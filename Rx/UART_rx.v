==> flow/design.v <==
module UART_rx #(
    parameter wordSize = 8,
              halfWord = wordSize/2
) (
    output [wordSize - 1 : 0] rxDatareg,
    output                received,
                          halt,
                          error,
    input                 serialIn,
                          notReady,
                          sampleClk,
                          rst_b
);
wire      clrSampleCounter,
          incSampleCounter,
          incBitCounter,
          clrBitCounter,
          shift,
          load;
wire      serialIn_0,                             
          serialEq_3,                            
          serialLt_7,                            
          bitCountEq_8;
rxController rxControlUnit (
    .clrBitCounter(clrBitCounter),            
    .clrSampleCounter(clrSampleCounter),      
    .incSampleCounter(incSampleCounter),      
    .incBitCounter(incBitCounter),            
    .shift(shift),
    .load(load),
    .halt(halt),
    .error(error),
    .received(received),
    .sampleClk(sampleClk),
    .rst_b(rst_b),
    .notReady(notReady),
    .bitCountEq_8(bitCountEq_8),              
    .serialIn_0(serialIn_0),
    .serialEq_3(serialEq_3),
    .serialLt_7(serialLt_7)
);
rxDatapath rxDatapathUnit(
    .serialIn(serialIn),
    .sampleClk(sampleClk),
    .rst_b(rst_b),
    .clrSampleCounter(clrSampleCounter),
    .incSampleCounter(incSampleCounter),
    .clrBitCounter(clrBitCounter),
    .incBitCounter(incBitCounter),
    .shift(shift),
    .load(load),
    .serialIn_0(serialIn_0),
    .serialEq_3(serialEq_3),
    .serialLt_7(serialLt_7),
    .bitCountEq_8(bitCountEq_8),
    .rxDatareg(rxDatareg)
);
endmodule
module rxController #(
    parameter states = 3,
              idle = 2'b00,
              starting = 2'b01,
              receiving = 2'b10
) (
    input notReady,                               
          serialIn_0,                             
          serialEq_3,                            
          serialLt_7,                            
          bitCountEq_8,                          
          sampleClk,
          rst_b,
    output reg received,
               clrSampleCounter,
               incSampleCounter,
               clrBitCounter,
               incBitCounter,
               shift,
               load,
               halt,
               error
);
    reg [states - 1 : 0] current, next;
    always @(current, notReady, serialIn_0, serialEq_3, serialLt_7) begin
        received = 0;
        clrSampleCounter = 0;
        incSampleCounter = 0;
        clrBitCounter = 0;
        incBitCounter = 0;
        shift = 0;
        load = 0;
        halt = 0;
        error = 0;
		  next = idle;
        case (current)
            idle : begin
                if(serialIn_0 == 1'b0) next = idle;
                else next = starting;
            end
            starting : begin
                if(serialIn_0 == 1'b0)begin
                    next = idle;
                    clrSampleCounter = 1'b1;
                end
                else begin
                    if(serialEq_3 == 1'b1)begin
                        clrSampleCounter = 1'b1;
                        next = receiving;
                    end
                    else begin
                        incSampleCounter = 1'b1;
                        next = starting;
                    end
                end
            end
            receiving : begin
                if(serialLt_7 == 1'b1) begin 
						incSampleCounter = 1'b1;
						next = receiving;
					 end
                else begin
                    clrSampleCounter = 1'b1;
                    if(bitCountEq_8 == 1'b0)begin
                        shift = 1'b1;
                        incBitCounter = 1'b1;
                        next = receiving;
                    end
                    else begin
                        next = idle;
                        clrBitCounter = 1'b1;
                        received = 1'b1;
                        if(notReady == 1'b1) halt = 1'b1;                
                        else if(serialIn_0 == 1'b1) error = 1'b1;        
                        else load = 1'b1;
                    end
                end
            end
            default: next = idle;
        endcase
    end
    always @(posedge sampleClk) begin
        if(rst_b == 1'b0)current = idle;
        else current = next;
    end
endmodule
module rxDatapath #(
    parameter wordSize = 4'b1000,
              halfWord = wordSize/2,
              counterBits = 4
) (
    output reg [wordSize-1:0] rxDatareg,
    output serialIn_0,
           serialEq_3,
           serialLt_7,
           bitCountEq_8,
    input serialIn,
          clrSampleCounter,
          incSampleCounter,
          incBitCounter,
          clrBitCounter,
          shift,
          load,
          sampleClk,
          rst_b
);
reg [wordSize - 1 : 0] rxShiftReg;
reg [counterBits - 1 : 0] sampleCounter;
reg [counterBits : 0] bitCounter;
assign serialIn_0 = (serialIn == 1'b0);
assign serialEq_3 = (sampleCounter == halfWord - 1);
assign serialLt_7 = (sampleCounter < wordSize - 1);
assign bitCountEq_8 = (bitCounter == wordSize);
always @(posedge sampleClk) begin
    if(rst_b == 1'b0)begin
        sampleCounter <= 0;
        bitCounter <= 0;
        rxDatareg <= 0;
        rxShiftReg <= 0;
    end
    else begin
        if(clrSampleCounter == 1'b1) sampleCounter <= 1'b0;
        else if(incSampleCounter) sampleCounter <= sampleCounter + 1'b1;
        if(clrBitCounter == 1'b1) bitCounter <= 1'b0;
        else if(incBitCounter == 1'b1) bitCounter <= bitCounter + 1'b1;
        if(shift == 1'b1) rxShiftReg <= {serialIn, rxShiftReg[wordSize-1:1]};
        if(load == 1'b1) rxDatareg <= rxShiftReg;
    end
end
endmodule
* From RTL to reports: UART_rx
The steps from the RTL of UART_rx to its reports follow in flow order. Line numbers count from 1 in the design file above. Operators: Yosys type, input widths -> output width; for muxes data width and select width s. Library cell names are shortened. Not given: n/a
Inputs: top UART_rx, clock port sampleClk, library sky130hd, library corner tt_025C_1v80

* Elaborated design
Source: Yosys, flattened and elaborated, memories not mapped. Widths are those after wreduce. Registers that Yosys merges into a memory's read port (data or address) are not register bits. Print and check cells do not count.
Bit counts: flip-flop bits (word level) 28, bits in latches 0, RAM bits 0, bits in read-only memories 0, word width x clocked read ports 0, memories kept 0, input port bits 4, output and inout bits 11
Operators by class: add/subtract/negate cells 2, $mul 0, divide/modulo/power cells 0, $lt $le $gt $ge 1, equality and inequality tests 4, shifts and indexed selects 0, multiplexer cells 34, bitwise logic cells 1, reduce/logical cells 3
Operators with widths (number):
- $mux 1 | 27
- $pmux 3 s3 | 1
- $mux 3 | 2
- $add 5x1->5 const B | 1
- $eq 5x4->1 const B | 1
- $reduce_or 2->1 | 2
- $add 4x1->4 const B | 1
- $eq 4x2->1 const B | 1
- $lt 4x3->1 const B | 1
- $pmux 1 s2 | 2
- $mux 2 | 2
- $eq 3x1->1 const B | 1
- $eq 3x2->1 const B | 1
- $logic_not 3->1 | 1
- $not 1->1 | 1

* Logic depth
Longest topological path by Yosys (ltp), each cell counted once; first at word level (registers and memories cut), then after technology mapping (sequential cells cut; the memories' decode and read muxes count).
Depth: depth after elaboration 5, ABC_AREA 0, depth in mapped cells 7

* Synthesis result
Yosys stat after the flow's synthesis: flattened, memories mapped to cells. It holds for the ABC_AREA given above (unset counts as 0); a run with the other value may have another netlist. Totals and module areas in this step are rounded.
Cell types:
- dfxtp_1 | number 28, total area 560.538 µm²
- mux2i_1 | number 17, total area 170.163 µm²
- nor2_1 | number 17, total area 63.811 µm²
- ha_1 | number 3, total area 37.536 µm²
- a21oi_1 | number 7, total area 35.034 µm²
- nand3_1 | number 6, total area 30.029 µm²
- buf_6 | number 2, total area 22.522 µm²
- nand4_4 | number 1, total area 21.27 µm²
- o21ai_0 | number 4, total area 20.019 µm²
- and2_1 | number 3, total area 18.768 µm²
- and3_1 | number 3, total area 18.768 µm²
- nand4_1 | number 3, total area 18.768 µm²
- nor2b_1 | number 3, total area 18.768 µm²
- xnor2_1 | number 2, total area 17.517 µm²
- buf_4 | number 2, total area 15.014 µm²
- buf_8 | number 1, total area 15.014 µm²
- inv_1 | number 4, total area 15.014 µm²
- nand2_1 | number 4, total area 15.014 µm²
Not listed: further types 24, cells in them 27.
Mapped netlist: cells in the netlist 137, cell area after synthesis 0.00133 mm², flip-flops 28, buffer cells 8
By module: a second synthesis without flattening, with its own total; a netlist apart from the flattened one above.
Second synthesis, totals: cells (unflattened synthesis) 126, area (unflattened synthesis) 0.00127 mm²
Each row is one instance without its submodules.
Modules:
- rxDatapath | instances 1, cells 100, area 0.00107 mm², sequential area 0.0005 mm²
- rxController | instances 1, cells 26, area 0.000201 mm², sequential area 0.0000601 mm²
- UART_rx | instances 1, cells 0, area 0 mm², sequential area 0 mm²

* Timing after synthesis
OpenSTA on the mapped netlist: ideal clock, no wires. The path of least setup slack (recovery checks aside). Input and output delay are each 20% of the period. Register names are those of the netlist, which keeps one name where synthesis merged equal registers.
Timing path after synthesis: kind flip-flop to output port, from register rxDatapathUnit.sampleCounter[0], to output port halt, period 1.68 ns, output delay 0.336 ns, arrival time 1.332 ns, required time 1.344 ns, setup slack 0.012 ns, delay of the path 1.332 ns, stages on the path 8, buffers on the path 2, synthesis period reached 1.668 ns
"delay of the path" = arrival - input delay + setup time. A path that ends at an output port has no setup time. "stages on the path": output pins that drive a net of the path, with the launching flip-flop's if there is one; two outputs of one cell count as two. "synthesis period reached" = period - worst setup slack (recovery checks aside). The figure is calculated, with input and output delays left at 20% of the set period. Between the ends stands the longest chain of elaborated cells between them, by number of cells; it is not shown to be the way that was timed. Of several equally long chains one is given. A line is the first line of the expression or statement that the cell stems from. Yosys adds cells for indexed reads and writes and turns some case tables into memories. At most two assigning lines are given for a register; there are more.
Between the ends, after synthesis: cell sequence dfxtp_1 > ha_1 > buf_6 > a21o_1 > buf_4 > nand3_1 > inv_2 > and2_1, cells in the longest elaborated chain 3, elaborated cells between the ends (all ways) 3, classes of those cells compare: 1; mux: 2
Ends and longest elaborated chain, after synthesis:
- start, declared | RTL line 166 | reg [counterBits - 1 : 0] sampleCounter;
- start, assigned | RTL line 174 | sampleCounter <= 0;
- start, assigned | RTL line 181 | else if(incSampleCounter) sampleCounter <= sampleCounter + 1'b1;
- $lt 4x3->1 | RTL line 170 | assign serialLt_7 = (sampleCounter < wordSize - 1);
- $mux 1 | RTL line 116 | if(serialLt_7 == 1'b1) begin
- $mux 1 | RTL line 94 | case (current)
- end, declared | RTL line 7 | halt,
Some nets on the timed path still bear RTL names; the line given drives or declares the net.
Named nets, after synthesis (RTL line):
- received | 94

* Worst path after layout
Path of least setup slack in the final report of job 1 (OpenROAD, finished layout, wires in). Where an end is a register, its clock arrival counts in the times.
Timing path after layout: kind flip-flop to output port, from register rxDatapathUnit.sampleCounter[0], to output port halt, period 1.3 ns, output delay 0.26 ns, arrival time 1.51 ns, required time 1.04 ns, setup slack -0.47 ns, stages on the path 9, buffers on the path 3
Between the ends stands the longest chain of elaborated cells between them, by number of cells; it is not shown to be the way that was timed. Of several equally long chains one is given. At most two assigning lines are given for a register; there are more.
Between the ends, after layout: cell sequence dfxtp_2 > ha_4 > buf_6 > a21o_1 > buf_6 > nand3_4 > inv_2 > and2_4 > buf_6, cells in the longest elaborated chain 3, elaborated cells between the ends (all ways) 3, classes of those cells compare: 1; mux: 2
Ends and longest elaborated chain, after layout:
- start, declared | RTL line 166 | reg [counterBits - 1 : 0] sampleCounter;
- start, assigned | RTL line 174 | sampleCounter <= 0;
- start, assigned | RTL line 181 | else if(incSampleCounter) sampleCounter <= sampleCounter + 1'b1;
- $lt 4x3->1 | RTL line 170 | assign serialLt_7 = (sampleCounter < wordSize - 1);
- $mux 1 | RTL line 116 | if(serialLt_7 == 1'b1) begin
- $mux 1 | RTL line 94 | case (current)
- end, declared | RTL line 7 | halt,

# Flow runs of UART_rx

Settings and measured results of 2 stored flow runs for module UART_rx (sky130hd), not sorted in any way. The constraints put input and output delay at 20% of the set period each and load the outputs with 0.01 pF.
"achieved clock period" = clock period - worst setup slack. The figure is calculated, with input and output delays left at 20% of the set period.
"worst setup path time" = time allowed to the worst setup path (clock period - input delay - output delay, where it has them) - its slack; a late launch clock adds to it, a late capture clock takes from it.
"power" is the tool's figure for a default switching activity; nothing was simulated.
The measured numbers are rounded.
[job 1] settings: period_ns=1.3, CORE_UTILIZATION=24, SETUP_SLACK_MARGIN=0.19, PLACE_DENSITY=0.45, CORE_ASPECT_RATIO=0.75, TNS_END_PERCENT=60, GPL_TIMING_DRIVEN=0, CTS_CLUSTER_SIZE=69, CTS_CLUSTER_DIAMETER=213, MIN_ROUTING_LAYER=met2, CAP_MARGIN=20, CORE_MARGIN=2, SLEW_MARGIN=20
[job 1] result: chip area after synthesis (Yosys) 0.00133 mm², die area 0.00616 mm², standard-cell area of the final layout 0.00185 mm², utilization 34.6%, worst setup slack after layout -0.473 ns, total negative slack -8.50 ns, worst hold slack 0.495 ns, power 1.47 mW, achieved clock period 1.773 ns, worst setup path time 1.51 ns, worst setup path kind flip-flop to output port
[job 2] settings: period_ns=2.81, CORE_UTILIZATION=50, SETUP_SLACK_MARGIN=-0.15, PLACE_DENSITY_LB_ADDON=0.03, HOLD_SLACK_MARGIN=0.28, GPL_TIMING_DRIVEN=0, GPL_ROUTABILITY_DRIVEN=0, CTS_CLUSTER_DIAMETER=146, MIN_ROUTING_LAYER=met2, MAX_ROUTING_LAYER=met4, CAP_MARGIN=20, CORE_MARGIN=2, SLEW_MARGIN=20
[job 2] result: chip area after synthesis (Yosys) 0.00133 mm², die area 0.00309 mm², standard-cell area of the final layout 0.00157 mm², utilization 62.9%, worst setup slack after layout 0.021 ns, total negative slack 0.000 ns, worst hold slack 0.492 ns, power 0.698 mW, achieved clock period 2.789 ns, worst setup path time 2.23 ns, worst setup path kind flip-flop to output port
