==> flow/design.v <==
module txDatapath #(
    parameter wordSize = 8,
               sizeBitCount = 3,
               loadOnes = {(wordSize + 1){1'b1}}
) (
    output serialOut,
           bitCounterMax,
    input [wordSize - 1 : 0] dataBus,
    input                    sigLoadDataReg,
                             loadShiftReg,
                             clear,
                             start,
                             shift,
                             clk,
                             rst_b
);
    reg [wordSize - 1 : 0]  dataReg;
    reg [wordSize : 0]      shiftReg;
    reg [sizeBitCount : 0]  bitCounter;
    assign serialOut = (shift) ? shiftReg[0] : 1'bz;
    assign bitCounterMax = (bitCounter < wordSize + 1) ? 1'b1 : 1'b0;
    always @(posedge clk, negedge rst_b) begin
        if(rst_b == 1'b0)begin
            shiftReg <= loadOnes;
            bitCounter <= 0;
        end
        else begin : transfer_operation
            if(sigLoadDataReg == 1'b1) dataReg <= dataBus;       
            if(loadShiftReg == 1'b1) shiftReg <= {dataReg,1'b1};
            if(start == 1'b1) shiftReg[0] <= 0;
            if(clear == 1'b1) bitCounter <=0;
            if(shift == 1'b1) begin
                shiftReg <= {1'b1,shiftReg[wordSize:1]};
                bitCounter <= bitCounter+1;
            end
        end
    end
endmodule
[Tool chain data of txDatapath]
The steps from the RTL of txDatapath to its reports follow in flow order.
Line numbers count from 1 in the design file above.
Operators carry their Yosys type and port widths (W data, S select, Z words).
Library cell names are shortened.
A cell with n/a has no value.
Design
  top module: txDatapath
  clock input: clk
  library: sky130hd
  library corner: tt_025C_1v80

[Word-level counts]
Counts by Yosys on the flattened word-level netlist (proc, flatten, opt, wreduce; memories kept). Register bits leave out memories and registers merged into their read ports (data or address). Print and check cells are left out. Cells with the same type and inputs are merged into one.
Bit counts
  flip-flop bits (word level): 21
  bits of input ports: 15
  output and inout bits: 2
  cells after elaboration: 19
Cells by class
  add/sub/neg operators: 1
  order comparisons: 1
  multiplexer cells: 9
  reductions and logical operators: 4
Operator list (count)
  $mux W8: 2
  $mux W4: 2
  $mux W1: 5
  $reduce_bool A2 Y1: 2
  $add A4 B1 Y4 const B: 1
  $lt A4 B4 Y1 const B: 1
  $reduce_bool A3 Y1: 1
  $reduce_and A2 Y1: 1

[Longest topological paths]
Yosys ltp: most cells in a row. Word level: on the elaborated netlist, between registers, memories and ports. Mapped: between sequential cells and ports; inverters and the memories' decode and read muxes count.
Logic depth
  depth after elaboration: 3
  ABC_AREA: 0
  gate-level depth with buffers: 4
  depth with buffers taken out: 4

[Synthesis result]
The flow's flattened synthesis, as Yosys stat reports it; memories are mapped. The netlist is that of the ABC_AREA named above (0 if unset); the other value can give another one.
Mapped netlist
  standard cells after synthesis: 67
  cell area after synthesis: 888.4 um^2
  area of sequential cells: 576.8 um^2
  flip-flop cells: 21
  buffers: 3
Cell types
  edfxtp_1: count 8, area in all 240.23 um^2
  dfstp_2: count 9, area in all 236.477 um^2
  dfrtp_1: count 4, area in all 100.096 um^2
  mux2i_1: count 7, area in all 70.067 um^2
  o21ai_1: count 7, area in all 35.034 um^2
  nand2_1: count 9, area in all 33.782 um^2
  ha_1: count 2, area in all 25.024 um^2
  o31ai_2: count 2, area in all 25.024 um^2
  buf_6: count 1, area in all 11.261 um^2
  inv_1: count 3, area in all 11.261 um^2
  mux2_2: count 1, area in all 11.261 um^2
  o21ai_0: count 2, area in all 10.01 um^2
  a211o_1: count 1, area in all 8.758 um^2
  a22o_1: count 1, area in all 8.758 um^2
  nor2b_2: count 1, area in all 8.758 um^2
  xor2_1: count 1, area in all 8.758 um^2
  buf_4: count 1, area in all 7.507 um^2
  nor2_1: count 2, area in all 7.507 um^2
Not listed: further types 5, cells in them 5.

[Path before layout]
Path of least setup slack by OpenSTA after synthesis, without wires, with an ideal clock, recovery checks aside; 20% of the period is set as input and as output delay. Where synthesis merged equal registers, the netlist keeps one of their names.
Timing after synthesis
  kind: register -> output
  start point: register bitCounter[1]
  end point: output port bitCounterMax
  clock period: 2.39 ns
  output delay: 0.478 ns
  time at the first pin: 0.000 ns
  arrival: 0.886 ns
  required time: 1.912 ns
  slack: 1.026 ns
  delay of the path: 0.886 ns
  stages on the path: 5
  buffers on the path: 0
  synthesis period reached: 1.364 ns
"delay of the path" = arrival - input delay + setup time.
At an output port there is no setup time.
"stages on the path" counts driving pins, that of a launching flip-flop among them; a cell with two outputs on the path counts twice.
"synthesis period reached" = period - worst setup slack (recovery checks aside). The figure is calculated, with input and output delays left at 20% of the set period.
Between the ends stands the longest chain of elaborated cells between them, by number of cells; it is not shown to be the way that was timed. Of several equally long chains one is given.
A line is the first line of the expression or statement that the cell stems from. Yosys adds cells for indexed reads and writes and turns some case tables into memories.
A register here has more assigning lines than the two given.
On the way, after synthesis
  path through: dfrtp_1 -> inv_1 -> ha_1 -> inv_1 -> o21ai_0
  length of the longest elaborated chain: 2
  elaborated cells on any way between the ends: 2
  RTL lines with such cells: 1
  classes of those cells: compare (1); mux (1)
Ends and longest elaborated chain, after synthesis
  from (decl): RTL line 19  | reg [sizeBitCount : 0]  bitCounter;
  from (assign): RTL line 25  | bitCounter <= 0;
  from (assign): RTL line 34  | bitCounter <= bitCounter+1;
  $lt A4 B4 Y1: RTL line 21  | assign bitCounterMax = (bitCounter < wordSize + 1) ? 1'b1 : 1'b0;
  $mux W1: RTL line 21
  to (decl): RTL line 7  | bitCounterMax,

[Worst path after layout]
From the final timing report of record 1: the path of least setup slack in the routed layout; clock arrival at registers is part of the times.
Timing after layout
  kind: register -> output
  start point: register bitCounter[0]
  end point: output port bitCounterMax
  clock period: 1.12 ns
  output delay: 0.22 ns
  time at the first pin: 0.31 ns
  arrival: 1.16 ns
  required time: 0.90 ns
  slack: -0.27 ns
  stages on the path: 6
  buffers on the path: 1
Between the ends stands the longest chain of elaborated cells between them, by number of cells; it is not shown to be the way that was timed. Of several equally long chains one is given.
A register here has more assigning lines than the two given.
On the way, after layout
  path through: dfrtp_1 -> inv_2 -> ha_4 -> inv_2 -> o21ai_2 -> buf_2
  length of the longest elaborated chain: 2
  elaborated cells on any way between the ends: 2
  RTL lines with such cells: 1
  classes of those cells: compare (1); mux (1)
Ends and longest elaborated chain, after layout
  from (decl): RTL line 19  | reg [sizeBitCount : 0]  bitCounter;
  from (assign): RTL line 25  | bitCounter <= 0;
  from (assign): RTL line 34  | bitCounter <= bitCounter+1;
  $lt A4 B4 Y1: RTL line 21  | assign bitCounterMax = (bitCounter < wordSize + 1) ? 1'b1 : 1'b0;
  $mux W1: RTL line 21
  to (decl): RTL line 7  | bitCounterMax,

==> runs of txDatapath <==
Design txDatapath on sky130hd. What follows are 2 stored runs of the flow, each under its own settings; their order means nothing. The constraints put input and output delay at 20% of the set period each and load the outputs with 0.01 pF.
"achieved clock period (ns)" = clock period - worst setup slack. The figure is calculated, with input and output delays left at 20% of the set period.
"worst setup path time (ns)" = time allowed to the worst setup path (clock period - input delay - output delay, where it has them) - its slack; a late launch clock adds to it, a late capture clock takes from it.
"finish__power__total" rests on the timing tool's default activity at the inputs, not on a simulated workload.

Flow files of record 1
==> flow/run.sh <==
#!/bin/bash
# the make line also repeats the synthesis and layout settings of config.mk as NAME=value (left out here)
make -C /OpenROAD-flow-scripts/flow DESIGN_CONFIG=/design/flow/config.mk WORK_HOME=/design/flow/orfs CLKGATE_MAP_FILE= finish
==> flow/config.mk <==
export PLATFORM = sky130hd
export DESIGN_NAME = txDatapath
export DESIGN_NICKNAME = txDatapath
export VERILOG_FILES = /design/flow/design.v
export SDC_FILE = /design/flow/constraint.sdc
export NUM_CORES = 4
export LEC_CHECK = 0
export CAP_MARGIN = 20
export CORE_MARGIN = 2
export CORE_UTILIZATION = 28
export CTS_CLUSTER_SIZE = 27
export GPL_ROUTABILITY_DRIVEN = 0
export MAX_ROUTING_LAYER = met5
export MIN_ROUTING_LAYER = met2
export PLACE_DENSITY_LB_ADDON = 0.06
export SETUP_SLACK_MARGIN = 0.11
export SLEW_MARGIN = 15
export TNS_END_PERCENT = 20
==> flow/constraint.sdc <==
create_clock -name core_clock -period 1.12 [get_ports {clk}]
set_input_delay 0.2240 -clock core_clock [delete_from_list [all_inputs] [get_ports {clk}]]
set_output_delay 0.2240 -clock core_clock [all_outputs]
set_load 0.01 [all_outputs]

report of record 1
yosys chip area after synthesis (um^2): 888.4
finish__design__die__area: 3639.1
finish__design__instance__utilization: 0.4153
finish__timing__setup__ws: -0.267
finish__timing__setup__tns: -0.367
finish__power__total: 1.701e-03
achieved clock period (ns): 1.387
worst setup path time (ns): 1.16
worst setup path kind: register -> output

Flow files of record 2
==> flow/run.sh <==
#!/bin/bash
# the make line also repeats the synthesis and layout settings of config.mk as NAME=value (left out here)
make -C /OpenROAD-flow-scripts/flow DESIGN_CONFIG=/design/flow/config.mk WORK_HOME=/design/flow/orfs CLKGATE_MAP_FILE= finish
==> flow/config.mk <==
export PLATFORM = sky130hd
export DESIGN_NAME = txDatapath
export DESIGN_NICKNAME = txDatapath
export VERILOG_FILES = /design/flow/design.v
export SDC_FILE = /design/flow/constraint.sdc
export NUM_CORES = 4
export LEC_CHECK = 0
export CAP_MARGIN = 25
export CORE_MARGIN = 2
export CORE_UTILIZATION = 62
export CTS_CLUSTER_SIZE = 93
export GPL_ROUTABILITY_DRIVEN = 1
export GPL_TIMING_DRIVEN = 0
export SLEW_MARGIN = 20
==> flow/constraint.sdc <==
create_clock -name core_clock -period 1.45 [get_ports {clk}]
set_input_delay 0.2900 -clock core_clock [delete_from_list [all_inputs] [get_ports {clk}]]
set_output_delay 0.2900 -clock core_clock [all_outputs]
set_load 0.01 [all_outputs]

report of record 2
yosys chip area after synthesis (um^2): 888.4
finish__design__die__area: 1751.4
finish__design__instance__utilization: 0.8338
finish__timing__setup__ws: -0.041
finish__timing__setup__tns: -0.041
finish__power__total: 1.211e-03
achieved clock period (ns): 1.491
worst setup path time (ns): 1.20
worst setup path kind: register -> output
